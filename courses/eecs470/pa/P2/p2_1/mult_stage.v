==> flow/design.v <==
module mult_stage(clock, reset, 
                  product_in,  mplier_in,  mcand_in,  start,
                  product_out, mplier_out, mcand_out, done);
  input clock, reset, start;
  input [63:0] product_in, mplier_in, mcand_in;
  output done;
  output [63:0] product_out, mplier_out, mcand_out;
  reg  [63:0] prod_in_reg, partial_prod_reg;
  wire [63:0] partial_product, next_mplier, next_mcand;
  reg [63:0] mplier_out, mcand_out;
  reg done;
  assign product_out = prod_in_reg + partial_prod_reg;
  assign partial_product = mplier_in[7:0] * mcand_in;
  assign next_mplier = {8'b0,mplier_in[63:8]};
  assign next_mcand = {mcand_in[55:0],8'b0};
  always @(posedge clock)
  begin
    prod_in_reg      <= #1 product_in;
    partial_prod_reg <= #1 partial_product;
    mplier_out       <= #1 next_mplier;
    mcand_out        <= #1 next_mcand;
  end
  always @(posedge clock)
  begin
    if(reset)
      done <= #1 1'b0;
    else
      done <= #1 start;
  end
endmodule
# == Reports on mult_stage ==
# What the tools print for mult_stage, step after step.
# Line numbers count from 1 in the design file above.
# Operators: Yosys type, input widths -> output width; for muxes data width and select width s.
# Library cell names are shortened.
# A cell with n/a has no value.
# design
top_module,mult_stage
clock_port,clock
lib,sky130hd
pvt_corner,tt_025C_1v80

# == Word level ==
# Yosys after proc, flatten, opt, wreduce and memory -nomap, before mapping. Enables and synchronous resets that opt folds into registers are not counted as muxes. Memory bits, and registers merged into a memory's read port (data or address), are not among the register bits. Print and check cells are not counted. Equal cells are merged and count once.
# word_totals
register_bits,241
inputBits,195
out_inout_bits,193
elab_cells,7
# classes
addsub,1
mul,1
# op_table
cell,count
$mul 8x64->64,1
$add 64x64->64,1

# == Longest topological paths ==
# Depth = most cells in a row (Yosys ltp): at word level without a register or memory, in the mapped netlist without a sequential cell, where the memories' decode and read muxes count.
# logic_depth
ltp_word,1
ABC_AREA,1
depth_mapped,27
ltp_nobuf,25

# == Mapped cells and area ==
# Source: synth_stat.txt of the flow (Yosys; design flattened, memories mapped). It holds for the ABC_AREA given above (unset counts as 0); a run with the other value may have another netlist.
# mapped
cells,4205
area_mm2,0.0279518
seqArea_mm2,0.0048246
flip_flops,241
buffers,128
# by_type
cell,count,area_total_um2
fa_1,349,6.99E+03
nand2_1,1485,5.57E+03
dfxtp_1,241,4.82E+03
inv_1,1156,4.34E+03
ha_1,135,1689.12
nand3_1,125,625.6
a21oi_1,118,590.566
nor2_1,146,548.026
xor2_1,59,516.746
clkbuf_1,92,345.331
nand4_1,38,237.728
nand2_2,33,206.448
o21ai_0,39,195.187
nor2_2,31,193.936
nand3_2,17,170.163
nor3_1,28,140.134
buf_4,16,120.115
o21bai_1,15,112.608
# Not listed: further types 18, cells in them 82.

# == Worst setup path after synthesis ==
# Path of least setup slack by OpenSTA after synthesis, without wires, with an ideal clock, recovery checks aside; 20% of the period is set as input and as output delay. Where synthesis merged equal registers, the netlist keeps one of their names.
# synth_timing
path_type,input port to flip-flop
startpoint,input mplier_in[5]
endpoint,register partial_prod_reg[61]
clock_period_ns,11.9
input_delay_ns,2.380
setup_ns,0.112
launch_ns,2.380
arrival_time_ns,6.395
t_required_ns,11.788
slack_ns,5.393
path_delay_ns,4.127
path_stages,24
n_path_buf,3
synth_period_reached_ns,6.507
# "path_delay_ns" = arrival - input delay + setup time.
# "path_stages": output pins that drive a net of the path, with the launching flip-flop's if there is one; two outputs of one cell count as two.
# "synth_period_reached_ns" is the clock period less the worst setup slack; recovery checks do not enter. This is arithmetic on one report: input and output delays are still those of the set period (20% each).
# The rows between start and end are the longest chain of elaborated cells between them; the timing report does not say that the signal goes this way. Where chains are equally long, one stands for them.
# Each line given opens the expression or statement behind the cell; cells for indexed reads and writes are added by Yosys, which also makes memories of some case tables.
# synth_via
path_cell_list,clkbuf_1 -> clkbuf_1 -> buf_1 -> nand2_1 -> fa_1 -> fa_1 -> inv_1 -> fa_1 -> inv_1 -> fa_1 -> inv_1 -> ha_1 -> nand2_1 -> inv_1 -> nand2_1 -> nand2_1 -> nand2_1 -> nand3_2 -> nand2_1 -> nand3_2 -> nand2_1 -> nand2_1 -> nand2_1 -> nand2_1
elab_chain_cells,1
cells_between,1
lines_between,1
classes_between,1 x mul
# synth_rtl
element,line_no,rtl
"start, declared",5,
$mul 8x64->64,13,
"end, assigned",19,
"end, declared",8,"reg  [63:0] prod_in_reg, partial_prod_reg;"

# == Path in the finished layout ==
# Path of least setup slack in the final report of record 1 (OpenROAD, finished layout, wires in). Where an end is a register, its clock arrival counts in the times.
# layout_timing
path_type,input port to flip-flop
startpoint,input mplier_in[3]
endpoint,register partial_prod_reg[51]
clock_period_ns,11.7
input_delay_ns,2.34
setup_ns,0.12
launch_ns,2.34
arrival_time_ns,7.87
t_required_ns,12.21
slack_ns,4.34
path_stages,16
n_path_buf,2
# The rows between start and end are the longest chain of elaborated cells between them; the timing report does not say that the signal goes this way. Where chains are equally long, one stands for them.
# layout_via
path_cell_list,buf_2 -> buf_4 -> nand2_1 -> inv_1 -> fa_1 -> fa_1 -> fa_1 -> fa_1 -> ha_1 -> nand2_1 -> nor2_1 -> inv_1 -> nor3_1 -> nand3_1 -> nand4_1 -> nand2_1
elab_chain_cells,1
cells_between,1
lines_between,1
classes_between,1 x mul
# layout_rtl
element,line_no,rtl
"start, declared",5,
$mul 8x64->64,13,
"end, assigned",19,
"end, declared",8,"reg  [63:0] prod_in_reg, partial_prod_reg;"

Record of 2 stored runs of the RTL-to-layout flow on mult_stage, platform sky130hd. The runs are unordered. Constraints: input delay and output delay 20% of the set period each, output load 0.01 pF.
"timing.achieved_period_ns" is the run's clock period less its worst setup slack. It is reckoned from that one timing run; input and output delays stay at 20% of the period that was set.

Record 1, flow files:
==> flow/run.sh <==
#!/bin/bash
# the make line also repeats the synthesis and layout settings of config.mk as NAME=value (left out here)
make -C /OpenROAD-flow-scripts/flow DESIGN_CONFIG=/design/flow/config.mk WORK_HOME=/design/flow/orfs CLKGATE_MAP_FILE= finish
==> flow/config.mk <==
export PLATFORM = sky130hd
export DESIGN_NAME = mult_stage
export DESIGN_NICKNAME = mult_stage
export VERILOG_FILES = /design/flow/design.v
export SDC_FILE = /design/flow/constraint.sdc
export NUM_CORES = 4
export LEC_CHECK = 0
export ABC_AREA = 1
export CAP_MARGIN = 20
export CELL_PAD_IN_SITES_DETAIL_PLACEMENT = 2
export CORE_ASPECT_RATIO = 1.65
export CORE_MARGIN = 2
export CORE_UTILIZATION = 26
export GPL_ROUTABILITY_DRIVEN = 0
export PLACE_DENSITY_LB_ADDON = 0.16
export SETUP_SLACK_MARGIN = -0.96
export SLEW_MARGIN = 35
export TNS_END_PERCENT = 75
==> flow/constraint.sdc <==
create_clock -name core_clock -period 11.7 [get_ports {clock}]
set_input_delay 2.3400 -clock core_clock [delete_from_list [all_inputs] [get_ports {clock}]]
set_output_delay 2.3400 -clock core_clock [all_outputs]
set_load 0.01 [all_outputs]

==> results of record 1, as CSV <==
result,value
timing.achieved_period_ns,7.362
fin_ws_ns,4.338
final_die_area_mm2,0.110227
stdcell_area_mm2,0.0339939
synth_area_mm2,0.0279518
final_util_pct,31.8

Record 2, flow files:
==> flow/run.sh <==
#!/bin/bash
# the make line also repeats the synthesis and layout settings of config.mk as NAME=value (left out here)
make -C /OpenROAD-flow-scripts/flow DESIGN_CONFIG=/design/flow/config.mk WORK_HOME=/design/flow/orfs CLKGATE_MAP_FILE= finish
==> flow/config.mk <==
export PLATFORM = sky130hd
export DESIGN_NAME = mult_stage
export DESIGN_NICKNAME = mult_stage
export VERILOG_FILES = /design/flow/design.v
export SDC_FILE = /design/flow/constraint.sdc
export NUM_CORES = 4
export LEC_CHECK = 0
export ABC_AREA = 1
export CAP_MARGIN = 20
export CORE_ASPECT_RATIO = 1.69
export CORE_MARGIN = 2
export CORE_UTILIZATION = 24
export CTS_CLUSTER_SIZE = 91
export PLACE_DENSITY_LB_ADDON = 0.19
export SETUP_SLACK_MARGIN = 0.82
export SLEW_MARGIN = 15
==> flow/constraint.sdc <==
create_clock -name core_clock -period 5.31 [get_ports {clock}]
set_input_delay 1.0620 -clock core_clock [delete_from_list [all_inputs] [get_ports {clock}]]
set_output_delay 1.0620 -clock core_clock [all_outputs]
set_load 0.01 [all_outputs]

==> results of record 2, as CSV <==
result,value
stdcell_area_mm2,0.0423581
final_die_area_mm2,0.119305
final_util_pct,36.7
fin_ws_ns,0.727
timing.achieved_period_ns,4.583
synth_area_mm2,0.0279518
